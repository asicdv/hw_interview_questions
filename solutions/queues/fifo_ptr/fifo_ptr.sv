==> flow/design.v <==
package multi_port_sram_pkg;
endpackage  
package llfifo_pkg;
  localparam int ID_N  = 4;
  localparam int PTR_N = 255;
  localparam int PTR_W  = $clog2(PTR_N);
  typedef logic [$clog2(ID_N)-1:0] id_t;
  typedef logic [ID_N-1:0] id_d_t;
  typedef logic [PTR_W-1:0] ptr_t;
  typedef logic [PTR_N-1:1] ptr_d_t;
  typedef logic [ID_N-1:0] empty_t;
  typedef logic [31:0]     word_t;
  typedef logic [$clog2(PTR_N)-1:0] cnt_t;
  typedef struct packed {
    ptr_t [PTR_W-1:1] p;
  } ptr_table_t;
  typedef struct packed {
    logic        valid;
    ptr_t        head;
    ptr_t        tail;
    cnt_t        cnt;
  } queue_t;
  typedef struct packed {
    queue_t [PTR_N-1:0] q;
  } queue_table_t;
  typedef struct packed {
    logic        valid;
    logic        push;
    id_t         id;
    ptr_t        ptr;
    queue_t      q;
  } cmd_t;
endpackage  
module rf #(
     parameter int W = 32
   , parameter int N = 8
   , parameter bit FLOP_OUT = '0
   , parameter int WR_N = 1
   , parameter int RD_N = 1
) (
     input                              clk
   , input                              rst  
   , input   [RD_N-1:0][$clog2(N)-1:0]  ra
   , input   [RD_N-1:0]                 ren
   , output logic [RD_N-1:0][W-1:0]     rdata
   , input   [WR_N-1:0][$clog2(N)-1:0]  wa
   , input   [WR_N-1:0]                 wen
   , input   [WR_N-1:0][W-1:0]          wdata
);
   logic [W-1:0] mem_r [N-1:0];
   generate if (!FLOP_OUT)
     always_comb
       for (int i = 0; i < RD_N; i++)
         rdata [i] = mem_r [ra[i]];
   endgenerate
   generate if (FLOP_OUT)
     always_ff @(posedge clk)
       for (int i = 0; i < RD_N; i++) begin
         if (ren [i])
           rdata [i] <= mem_r [ra[i]];
       end
   endgenerate
   always_ff @(posedge clk)
     for (int i = 0; i < WR_N; i++) begin
       if (wen [i])
         mem_r [wa [i]] <= wdata [i];
     end
endmodule  
module fifo_ptr #(
     parameter integer W = 32
   , parameter integer N = 16
   , parameter logic HAS_REPLAY = 0
   , parameter logic HAS_FLUSH = 0
) (
     input                                   clk
   , input                                   rst
   , input                                   push
   , input [W-1:0]                           push_data
   , input                                   pop
   , output logic [W-1:0]                    pop_data
   , input                                   flush
   , input                                   commit
   , input                                   replay
   , output logic                            empty_r
   , output logic                            full_r
);
  localparam ADDR_BITS = $clog2(N);
  localparam PTR_BITS  = ADDR_BITS + 1;
  logic                                 empty_w;
  logic                                 full_w;
  logic [PTR_BITS - 1:0]                arch_rptr_r;
  logic [PTR_BITS - 1:0]                arch_rptr_w;
  logic                                 arch_rptr_en;
  logic [PTR_BITS - 1:0]                spec_rptr_r;
  logic [PTR_BITS - 1:0]                spec_rptr_w;
  logic                                 spec_rptr_en;
  logic [PTR_BITS - 1:0]                arch_wptr_r;
  logic [PTR_BITS - 1:0]                arch_wptr_w;
  logic                                 arch_wptr_en;
  logic [W - 1:0]                       mem_rdata;
  logic                                 mem_ren;
  logic [ADDR_BITS-1:0]                 mem_ra;
  logic                                 mem_wen;
  logic [W - 1:0]                       mem_wdata;
  logic [ADDR_BITS-1:0]                 mem_wa;
  always_comb
    begin : cntrl_PROC
      arch_wptr_en =   rst
                     | push
                     | (HAS_FLUSH & flush)
                   ;
      casez ({rst, HAS_FLUSH, flush, push})
        4'b1_??_?,
        4'b0_11_?: arch_wptr_w  = '0;
        4'b0_10_1,
        4'b0_0?_1: arch_wptr_w  = arch_wptr_r + 'b1;
        default:   arch_wptr_w  = arch_wptr_r;
      endcase
      arch_rptr_en =   rst
                     | ((~HAS_REPLAY) & pop   )
                     | (  HAS_REPLAY  & commit)
                   ;
      casez ({rst, HAS_REPLAY, commit, pop})
        4'b1_??_?: arch_rptr_w = '0;
        4'b0_11_?,
        4'b0_0?_1: arch_rptr_w = arch_rptr_r + 'b1;
        default:   arch_rptr_w = arch_rptr_r;
      endcase
    end  
  generate if (HAS_REPLAY)
    always_comb
      begin : cntrl_replay_PROC
        spec_rptr_en  = (rst | pop | replay);
        casez ({rst, replay, pop})
          3'b1_?_?:  spec_rptr_w  = '0;
          3'b0_1_?:  spec_rptr_w  = arch_rptr_r;
          3'b0_0_1:  spec_rptr_w  = spec_rptr_r + 'b1;
          default:   spec_rptr_w  = spec_rptr_r;
        endcase  
      end  
  endgenerate
  always_comb
    begin : status_PROC
       case (HAS_REPLAY)
         1'b0: empty_w = rst | (arch_rptr_w == arch_wptr_w);
         1'b1: empty_w = rst | (spec_rptr_w == arch_wptr_w);
       endcase
       full_w =    (~rst)
                 & (    arch_rptr_w [ADDR_BITS-1:0]
                     == arch_wptr_w [ADDR_BITS-1:0]
                   )
                 & (    arch_rptr_w [ADDR_BITS]
                      ^ arch_wptr_w [ADDR_BITS]
                   )
              ;
    end  
  always_comb
    begin : mem_PROC
      mem_wdata   = push_data;
      mem_ra      =   HAS_REPLAY
                    ? spec_rptr_r [ADDR_BITS-1:0]
                    : arch_rptr_r [ADDR_BITS-1:0]
                  ;
      mem_ren     = pop;
      mem_wa      = arch_wptr_r [ADDR_BITS-1:0];
      mem_wen     = push & (~full_r);
      pop_data    = mem_rdata;
    end  
  always_ff @(posedge clk)
    begin : status_reg_PROC
       empty_r <= empty_w;
       full_r <= full_w;
    end
  always_ff @(posedge clk)
    begin : arch_ptr_reg_PROC
      if (arch_wptr_en)
        arch_wptr_r <= arch_wptr_w;
      if (arch_rptr_en)
        arch_rptr_r <= arch_rptr_w;
    end
  generate if (HAS_REPLAY)
    always_ff @(posedge clk)
      begin : spec_ptr_reg_PROC
        if (spec_rptr_en)
          spec_rptr_r <= spec_rptr_w;
      end
  endgenerate
  rf #(.W(W), .N(N)) u_mem (
      .clk               (clk                )
    , .rst               (rst                )
    , .ra                (mem_ra             )
    , .ren               (mem_ren            )
    , .rdata             (mem_rdata          )
    , .wa                (mem_wa             )
    , .wen               (mem_wen            )
    , .wdata             (mem_wdata          )
  );
endmodule  
---- Reports on fifo_ptr ----
Tool output for the design above, in the order of the flow.
Line numbers count from 1 in the design file above.
Cell names lack the library's common part.
A cell with n/a has no value.
design
  top ..................................... fifo_ptr
  clock ................................... clk
  cell library ............................ sky130hd
  corner .................................. tt_025C_1v80

---- Word level ----
Counts by Yosys on the flattened word-level netlist (proc, flatten, opt, wreduce; memories kept). Print and check cells are left out. Cells with the same type and inputs are merged into one.
Yosys's memory passes give these memory sizes; they may raise the number of words (mostly to a power of two), join words into wider ones and drop unused or constant bits.
bit counts
  flip-flop bits (word level) ............. 12
  RAM bits ................................ 512
  word width x clocked read ports ......... 32
  memories ................................ 1
  input port bits ......................... 39
  output and inout port bits .............. 34
  elaborated cells ........................ 26
memory list
  memory       words  bits a word  rd ports  write ports  RTL line  text
  u_mem.mem_r  16     32           1         1            50        logic [W-1:0] mem_r [N-1:0];
operators by class
  $add $sub $neg .......................... 2
  equal/unequal tests ..................... 4
  multiplexer cells ....................... 6
  bitwise gates (word level) .............. 9
operators by type and width
  kind                                                                    number
  32-bit 2-to-1 mux                                                       1
  5-bit parallel mux with 2-bit select                                    2
  5-bit by 1-bit adder with 5-bit output (second input constant)          2
  4-bit 2-to-1 mux                                                        2
  5-bit equality test                                                     1
  2-bit by 1-bit equality test with 1-bit output (second input constant)  2
  4-bit equality test                                                     1
  1-bit bitwise AND                                                       3
  1-bit bitwise OR                                                        3
  1-bit NOT                                                               2
  1-bit XOR                                                               1
  1-bit 2-to-1 mux                                                        1

---- Logic depth ----
Longest topological path by Yosys (ltp), each cell counted once; first at word level (registers and memories cut), then after technology mapping (sequential cells cut; the memories' decode and read muxes count).
logic depth
  word-level depth ........................ 5
  ABC_AREA ................................ 0
  depth in mapped cells ................... 6
  depth with buffers taken out ............ 6

---- Netlist ----
Source: synth_stat.txt of the flow (Yosys; design flattened, memories mapped). It holds for the ABC_AREA given above (unset counts as 0); a run with the other value may have another netlist.
The area totals of this step are shown rounded.
cell types
  cell      number  total area (µm²)
  edfxtp_1  522     1.57E+04
  mux4_2    128     2.88E+03
  a22oi_1   64      480.461
  nand2_1   33      123.869
  dfxtp_1   6       120.115
  and2_1    17      106.352
  buf_4     9       67.565
  clkbuf_1  18      67.565
  ha_1      5       62.56
  buf_2     10      50.048
  mux2_2    4       45.043
  nor2_1    12      45.043
  mux2i_1   4       40.038
  buf_1     10      37.536
  nor2b_1   6       37.536
  xnor2_1   4       35.034
  nand4_1   4       25.024
  inv_1     4       15.014
Not listed: further types 16, cells in them 19.
synthesis totals
  mapped cells ............................ 879
  cell area after synthesis ............... 20000 µm²
  sequential area ......................... 16000 µm²
  mapped flip-flops ....................... 528
  buffers ................................. 47
The figures by module come from a second, unflattened synthesis with its own total; it is not the netlist above.
second synthesis, totals
  cells (unflattened synthesis) ........... 870
  area (unflattened synthesis) ............ 20000 µm²
Each row is one instance without its submodules.
by module
  module    instances  cells  area (µm²)  seq. area (µm²)
  rf        1          806    19000       15000
  fifo_ptr  1          64     740         340

---- Timing after synthesis ----
Path of least setup slack by OpenSTA after synthesis, without wires, with an ideal clock, recovery checks aside; 20% of the period is set as input and as output delay. Where synthesis merged equal registers, the netlist keeps one of their names.
timing post-synthesis
  path kind ............................... in2reg
  start point ............................. input port push
  end point ............................... memory u_mem.mem_r[8][0]
  clock period ............................ 2.12 ns
  input delay ............................. 0.424 ns
  library setup time ...................... 0.392 ns
  launch time at the first pin ............ 0.424 ns
  arrival ................................. 1.807 ns
  required time ........................... 1.728 ns
  setup slack ............................. -0.079 ns
  delay of the path ....................... 1.775 ns
  driving pins on the path ................ 4
  path buffers ............................ 1
  synthesis period reached ................ 2.199 ns
"delay of the path" is the arrival time less input delay plus setup time.
"driving pins on the path": output pins that drive a net of the path, with the launching flip-flop's if there is one; two outputs of one cell count as two.
"synthesis period reached" is the clock period less the worst setup slack; recovery checks do not enter. This is arithmetic on one report: input and output delays are still those of the set period (20% each).
The rows between start and end are the longest chain of elaborated cells between them; the timing report does not say that the signal goes this way. Where chains are equally long, one stands for them.
A line is the first line of the expression or statement that the cell stems from. Yosys adds cells for indexed reads and writes and turns some case tables into memories.
The path ends at the enable pin of a flip-flop; only ways to that pin are counted.
between the ends, post-synthesis
  path through ............................ buf_2 nand2b_1 nor3b_1 and2_1
  length of the longest elaborated chain .. 2
  elaborated cells on any way between the ends .. 3
  RTL lines with such cells ............... 2
  those cells by class .................... mux: 2; logic: 1
ends and longest elaborated chain, post-synthesis
  element            RTL line  text
  start, declared    77        , input                                   push
  1-bit bitwise AND  166       mem_wen     = push & (~full_r);
  4-bit 2-to-1 mux   65        if (wen [i])
  end, declared      50        logic [W-1:0] mem_r [N-1:0];

---- Worst path after layout ----
From the final timing report of run 1: the path of least setup slack in the routed layout; clock arrival at registers is part of the times.
timing post-layout
  path kind ............................... reg2out
  start point ............................. register (no name shown)
  end point ............................... output port pop_data[28]
  clock period ............................ 2.0 ns
  output delay ............................ 0.40 ns
  launch time at the first pin ............ 0.59 ns
  arrival ................................. 2.58 ns
  required time ........................... 1.60 ns
  setup slack ............................. -0.98 ns
  driving pins on the path ................ 7
  path buffers ............................ 3
between the ends, post-layout
  path through ............................ dfxtp_4 buf_6 buf_12 mux4_2 a22oi_1 nand2_1 clkdlybuf4s15_2
ends and longest elaborated chain, post-layout
  element        RTL line  text
  end, declared  80        , output logic [W-1:0]                    pop_data
No chain of elaborated cells between the ends is given.

fifo_ptr through Yosys and OpenROAD on sky130hd: 2 stored runs, unordered, with their settings and measured results. The constraints put input and output delay at 20% of the set period each and load the outputs with 0.01 pF.
"clock period achieved": clock period set for the run, less the worst setup slack. It is reckoned from that one timing run; input and output delays stay at 20% of the period that was set.
"critical setup path time" = time allowed to the worst setup path (clock period - input delay - output delay, where it has them) - its slack; a late launch clock adds to it, a late capture clock takes from it.
By "power consumption" is meant OpenSTA's value without simulated activity: inputs other than the clock are taken to toggle once in ten clock periods, and the tool carries that through the logic.
The measured numbers are rounded.

---- run 1 ----
settings
  period_ns = 2.0
  CORE_UTILIZATION = 60
  SETUP_SLACK_MARGIN = 0.46
  PLACE_DENSITY_LB_ADDON = 0.25
  ABC_AREA = 0
  GPL_TIMING_DRIVEN = 1
  GPL_ROUTABILITY_DRIVEN = 1
  SLEW_MARGIN = 25
  CAP_MARGIN = 20
  CORE_MARGIN = 2
results
  die footprint ........................... 35000 µm²
  critical setup path time ................ 2.58 ns
  kind of the worst setup path ............ reg2out
  utilization ............................. 0.84
  total negative slack .................... -26 ns
  standard-cell area after layout ......... 28000 µm²
  smallest setup slack .................... -0.98 ns
  area of the synthesized netlist ......... 20000 µm²
  worst-case hold slack ................... 0.64 ns
  power consumption ....................... 26 mW
  clock period achieved ................... 2.979 ns

---- run 2 ----
settings
  period_ns = 3.46
  CORE_UTILIZATION = 57
  PLACE_DENSITY_LB_ADDON = 0.16
  CORE_ASPECT_RATIO = 0.85
  CORE_MARGIN = 6
  CELL_PAD_IN_SITES_GLOBAL_PLACEMENT = 1
  CTS_CLUSTER_DIAMETER = 364
  MIN_ROUTING_LAYER = met1
  CAP_MARGIN = 20
  SLEW_MARGIN = 20
results
  clock period achieved ................... 3.385 ns
  die footprint ........................... 40000 µm²
  worst-case hold slack ................... 0.64 ns
  standard-cell area after layout ......... 24000 µm²
  utilization ............................. 0.69
  total negative slack .................... 0.000 ns
  smallest setup slack .................... 0.075 ns
  critical setup path time ................ 2.69 ns
  kind of the worst setup path ............ reg2out
  area of the synthesized netlist ......... 20000 µm²
  power consumption ....................... 14 mW
