==> flow/design.v <==
package multi_port_sram_pkg;
endpackage  
package llfifo_pkg;
  localparam int ID_N  = 4;
  localparam int PTR_N = 255;
  localparam int PTR_W  = $clog2(PTR_N);
  typedef logic [$clog2(ID_N)-1:0] id_t;
  typedef logic [ID_N-1:0] id_d_t;
  typedef logic [PTR_W-1:0] ptr_t;
  typedef logic [PTR_N-1:1] ptr_d_t;
  typedef logic [ID_N-1:0] empty_t;
  typedef logic [31:0]     word_t;
  typedef logic [$clog2(PTR_N)-1:0] cnt_t;
  typedef struct packed {
    ptr_t [PTR_W-1:1] p;
  } ptr_table_t;
  typedef struct packed {
    logic        valid;
    ptr_t        head;
    ptr_t        tail;
    cnt_t        cnt;
  } queue_t;
  typedef struct packed {
    queue_t [PTR_N-1:0] q;
  } queue_table_t;
  typedef struct packed {
    logic        valid;
    logic        push;
    id_t         id;
    ptr_t        ptr;
    queue_t      q;
  } cmd_t;
endpackage  
module rotate #(parameter int W=32) (input [W-1:0] x,
                                     input [$clog2(W):0] n,
                                     output logic [W-1:0]  y);
   always_comb
     begin
        logic [(2 * W) - 1:0] r;
        r = '0;
        r[W-1:0] = x;
        r <<= n;
        y = (r [W-1:0] | r [(2 * W) - 1:W]);
     end
endmodule  
module fifo_sr #(
     parameter integer W = 32
   , parameter integer N = 16
) (
     input                                   clk
   , input                                   rst
   , input                                   push
   , input [W-1:0]                           push_data
   , input                                   pop
   , output logic                            pop_data_valid
   , output logic [W-1:0]                    pop_data
   , output logic                            empty_r
   , output logic                            full_r
);
  typedef logic [W-1:0]       w_t;
  typedef logic [N-1:0]       n_t;
  n_t                         wr_ptr_1h_r;
  n_t                         wr_ptr_1h_w;
  n_t                         wr_ptr_1h_shift;
  logic                       wr_ptr_1h_en;
  n_t                         rd_ptr_1h_r;
  n_t                         rd_ptr_1h_w;
  n_t                         rd_ptr_1h_shift;
  logic                       rd_ptr_1h_en;
  logic                       empty_w;
  logic                       full_w;
  n_t                         mem_en;
  w_t                         mem_r [N-1:0];
  w_t                         mem_w;
  logic                       pop_data_valid;
  always_comb
    begin : cntrl_PROC
      pop_data_valid    = pop;
      rd_ptr_1h_en      = pop;
      rd_ptr_1h_w       = pop ? rd_ptr_1h_shift : rd_ptr_1h_r;
      wr_ptr_1h_en      = push;
      wr_ptr_1h_w       = push ? wr_ptr_1h_shift : wr_ptr_1h_r;
      case ({full_r})
        1'b1:    full_w   = (~pop);
        default: full_w   = (wr_ptr_1h_r != rd_ptr_1h_r) &&
                            (wr_ptr_1h_w == rd_ptr_1h_r);
      endcase
      case ({empty_r})
        1'b1:    empty_w  = (~push);
        default: empty_w  = (wr_ptr_1h_r != rd_ptr_1h_r) &&
                            (wr_ptr_1h_r == rd_ptr_1h_w);
      endcase  
      mem_en            = push ? wr_ptr_1h_r : '0;
      mem_w             = push_data;
      pop_data          = '0;
      for (int i = 0; i < N; i++)
        pop_data |= ({W{rd_ptr_1h_r[i]}} & mem_r [i]);
    end  
  rotate #(.W(N)) u_rotate_wr (.x(wr_ptr_1h_r), .n('b1), .y(wr_ptr_1h_shift));
  rotate #(.W(N)) u_rotate_rd (.x(rd_ptr_1h_r), .n('b1), .y(rd_ptr_1h_shift));
  always_ff @(posedge clk)
    if (rst)
      empty_r <= 'b1;
    else
      empty_r <= empty_w;
  always_ff @(posedge clk)
    if (rst)
      full_r <= 'b0;
    else
      full_r <= full_w;
  always_ff @(posedge clk)
    if (rst)
      wr_ptr_1h_r <= 'b1;
    else if (wr_ptr_1h_en)
      wr_ptr_1h_r <= wr_ptr_1h_w;
  always_ff @(posedge clk)
    if (rst)
      rd_ptr_1h_r <= 'b1;
    else if (rd_ptr_1h_en)
      rd_ptr_1h_r <= rd_ptr_1h_w;
  always_ff @(posedge clk) begin
    for (int i = 0; i < N; i++)
      if (mem_en [i])
        mem_r [i] <= mem_w;
  end
endmodule  
Tool chain data of fifo_sr --
Tool output for the design above, in the order of the flow. Line numbers count from 1 in the design file above. Not given: n/a
Inputs: top module fifo_sr, clock clk, standard-cell library sky130hd, library corner tt_025C_1v80

Word-level counts --
Counts by Yosys on the flattened word-level netlist (proc, flatten, opt, wreduce). Print and check cells are left out. Cells with the same type and inputs are merged into one.
Bit counts: register bits 546, input port bits 36, output and inout port bits 35, elaborated cells 65
Cells by class: equal/unequal tests 3, multiplexer cells 5, bitwise gates (word level) 35, reductions and logical operators 2
Operator list (count):
- 32-bit AND | 16
- 32-bit OR | 15
- 16-bit 2-to-1 mux | 3
- 16-bit by 1-bit OR with 16-bit output | 2
- 16-bit == test | 2
- 16-bit != test | 1
- 1-bit logical AND | 2
- 1-bit NOT | 2
- 1-bit 2-to-1 mux | 2

Depth --
Yosys ltp: most cells in a row. Word level: on the elaborated netlist, between registers, memories and ports. Mapped: between sequential cells and ports; inverters and the memories' decode and read muxes count.
Depth: word-level depth 16, ABC_AREA 0, depth in mapped cells 7, gate-level depth less buffers 5

Netlist --
Source: synth_stat.txt of the flow (Yosys; design flattened, memories mapped). It holds for the ABC_AREA given above (unset counts as 0); a run with the other value may have another netlist. Totals and module areas in this step are rounded.
Cells by type:
- sky130_fd_sc_hd__edfxtp_1 | count 512, total area 1.54E+04 um2
- sky130_fd_sc_hd__a221oi_1 | count 130, total area 1.14E+03 um2
- sky130_fd_sc_hd__a22o_1 | count 128, total area 1.12E+03 um2
- sky130_fd_sc_hd__dfxtp_1 | count 34, total area 680.653 um2
- sky130_fd_sc_hd__nand4_1 | count 38, total area 237.728 um2
- sky130_fd_sc_hd__mux2i_1 | count 23, total area 230.221 um2
- sky130_fd_sc_hd__xnor2_1 | count 23, total area 201.443 um2
- sky130_fd_sc_hd__clkbuf_1 | count 46, total area 172.666 um2
- sky130_fd_sc_hd__xor2_1 | count 17, total area 148.893 um2
- sky130_fd_sc_hd__nor2_1 | count 34, total area 127.622 um2
- sky130_fd_sc_hd__and2_1 | count 15, total area 93.84 um2
- sky130_fd_sc_hd__buf_1 | count 21, total area 78.826 um2
- sky130_fd_sc_hd__a21oi_1 | count 15, total area 75.072 um2
- sky130_fd_sc_hd__inv_1 | count 7, total area 26.275 um2
- sky130_fd_sc_hd__buf_2 | count 5, total area 25.024 um2
- sky130_fd_sc_hd__nor4_2 | count 2, total area 25.024 um2
- sky130_fd_sc_hd__buf_6 | count 2, total area 22.522 um2
- sky130_fd_sc_hd__o31ai_1 | count 3, total area 22.522 um2
Other cell types: 16; their cells: 21.
Mapped netlist: standard cells after synthesis 1076, synthesis area 0.02 mm2, sequential area 0.016 mm2, flip-flop cells 546, buffers 76
The figures by module come from a second, unflattened synthesis with its own total; it is not the netlist above.
Second synthesis, totals: cells (unflattened synthesis) 1246, area (unflattened synthesis) 0.022 mm2
Rows give one instance, submodules left out.
Modules:
- fifo_sr | instances 1, cells 1060, area 0.02 mm2, sequential area 0.016 mm2
- rotate (W=16) | instances 2, cells 93, area 0.00094 mm2, sequential area 0 mm2

Path before layout --
Source: OpenSTA report_checks on the synthesized netlist (no wires, ideal clock, input and output delay 20% of the period each), path of least setup slack; recovery checks are left aside. Register names are those of the netlist, which keeps one name where synthesis merged equal registers.
Path post-synthesis: kind input to register, start in push, end reg mem_r[3][0], period 3.07 ns, input delay 0.614 ns, setup time 0.421 ns, launch time at the first pin 0.614 ns, data arrival time 2.417 ns, required time 2.649 ns, path slack 0.232 ns, path delay 2.224 ns, stages on the path 4, path buffers 2, synthesis period reached 2.838 ns
"path delay" = arrival - input delay + setup time. "stages on the path": output pins that drive a net of the path, with the launching flip-flop's if there is one; two outputs of one cell count as two. "synthesis period reached" = period - worst setup slack (recovery checks aside). The figure is calculated, with input and output delays left at 20% of the set period. Between the ends stands the longest chain of elaborated cells between them, by number of cells; it is not shown to be the way that was timed. Of several equally long chains one is given. A line is the first line of the expression or statement that the cell stems from. Yosys adds cells for indexed reads and writes and turns some case tables into memories.
On the way, post-synthesis: path through sky130_fd_sc_hd__buf_6 > sky130_fd_sc_hd__inv_1 > sky130_fd_sc_hd__clkbuf_1 > sky130_fd_sc_hd__nor2_1, length of the longest elaborated chain 1, elaborated cells on any way between the ends 1, source lines of those cells 1, classes of those cells mux (1)
RTL lines, path post-synthesis:
- start: declaration | line 52 | , input                                   push
- 16-bit 2-to-1 mux | line 93 | mem_en            = push ? wr_ptr_1h_r : '0;
- end: assignment | line 124 | mem_r [i] <= mem_w;
- end: declaration | line 73 | w_t                         mem_r [N-1:0];

Path in the finished layout --
Path of least setup slack in the final report of run A (OpenROAD, finished layout, wires in). Where an end is a register, its clock arrival counts in the times.
Path after layout: kind register to output, start reg rd_ptr_1h_r[1], end out pop_data[17], period 3.23 ns, external output delay 0.65 ns, launch time at the first pin 0.57 ns, data arrival time 2.53 ns, required time 2.58 ns, path slack 0.06 ns, stages on the path 6, path buffers 2
Between the ends stands the longest chain of elaborated cells between them, by number of cells; it is not shown to be the way that was timed. Of several equally long chains one is given.
On the way, after layout: path through sky130_fd_sc_hd__dfxtp_4 > sky130_fd_sc_hd__buf_4 > sky130_fd_sc_hd__a22o_1 > sky130_fd_sc_hd__a221oi_1 > sky130_fd_sc_hd__nand4_1 > sky130_fd_sc_hd__clkdlybuf4s50_1, length of the longest elaborated chain 16, elaborated cells on any way between the ends 16, source lines of those cells 1, classes of those cells logic (16)
RTL lines, path after layout:
- start: declaration | line 66 | n_t                         rd_ptr_1h_r;
- start: assignment | line 118 | rd_ptr_1h_r <= 'b1;
- start: assignment | line 120 | rd_ptr_1h_r <= rd_ptr_1h_w;
- 32-bit AND | line 97 | pop_data |= ({W{rd_ptr_1h_r[i]}} & mem_r [i]);
- 32-bit OR (15 in a row) | line 97
- end: declaration | line 56 | , output logic [W-1:0]                    pop_data

Subject: flow runs of fifo_sr

Hi,

Top module fifo_sr; platform sky130hd; tools Yosys and OpenROAD; 2 stored runs in no particular order. Input and output delays are each 20% of the period that was set; the output load is 0.01 pF.
By "achieved clock period" is meant the clock period of the run minus its worst setup slack. This is arithmetic on one report: input and output delays are still those of the set period (20% each).
"critical setup path time" is the time allowed to the run's worst setup path (the clock period less input and output delay, where it has them) less its slack. Clock arrival times count: a late capture clock shortens it, a late launch clock lengthens it.
"power consumption" rests on the timing tool's default activity at the inputs, not on a simulated workload.
The measured numbers are rounded.

* Run A | settings: period_ns 3.23; CORE_UTILIZATION 39; CAP_MARGIN 20; CORE_MARGIN 2; SLEW_MARGIN 20 | results: summed negative setup slack 0.000 ns; area of the synthesized netlist 0.02 mm2; power consumption 14,000 uW; critical setup path time 2.53 ns; type of the worst setup path register to output; die area 0.053 mm2; standard-cell area after layout 0.024 mm2; worst hold slack 0.53 ns; worst setup slack after layout 0.058 ns; utilization in the final report 47%; achieved clock period 3.172 ns
* Run B | settings: period_ns 4.65; CORE_UTILIZATION 31; SETUP_SLACK_MARGIN 0.01; PLACE_DENSITY_LB_ADDON 0.09; CORE_MARGIN 2; CELL_PAD_IN_SITES_GLOBAL_PLACEMENT 3; CELL_PAD_IN_SITES_DETAIL_PLACEMENT 0; TNS_END_PERCENT 35; GPL_TIMING_DRIVEN 1; CTS_CLUSTER_SIZE 34; CAP_MARGIN 5; SLEW_MARGIN 20 | results: summed negative setup slack 0.000 ns; area of the synthesized netlist 0.02 mm2; power consumption 11,000 uW; critical setup path time 3.01 ns; type of the worst setup path register to output; die area 0.066 mm2; standard-cell area after layout 0.024 mm2; worst hold slack 0.54 ns; worst setup slack after layout 0.71 ns; utilization in the final report 37%; achieved clock period 3.940 ns

Regards
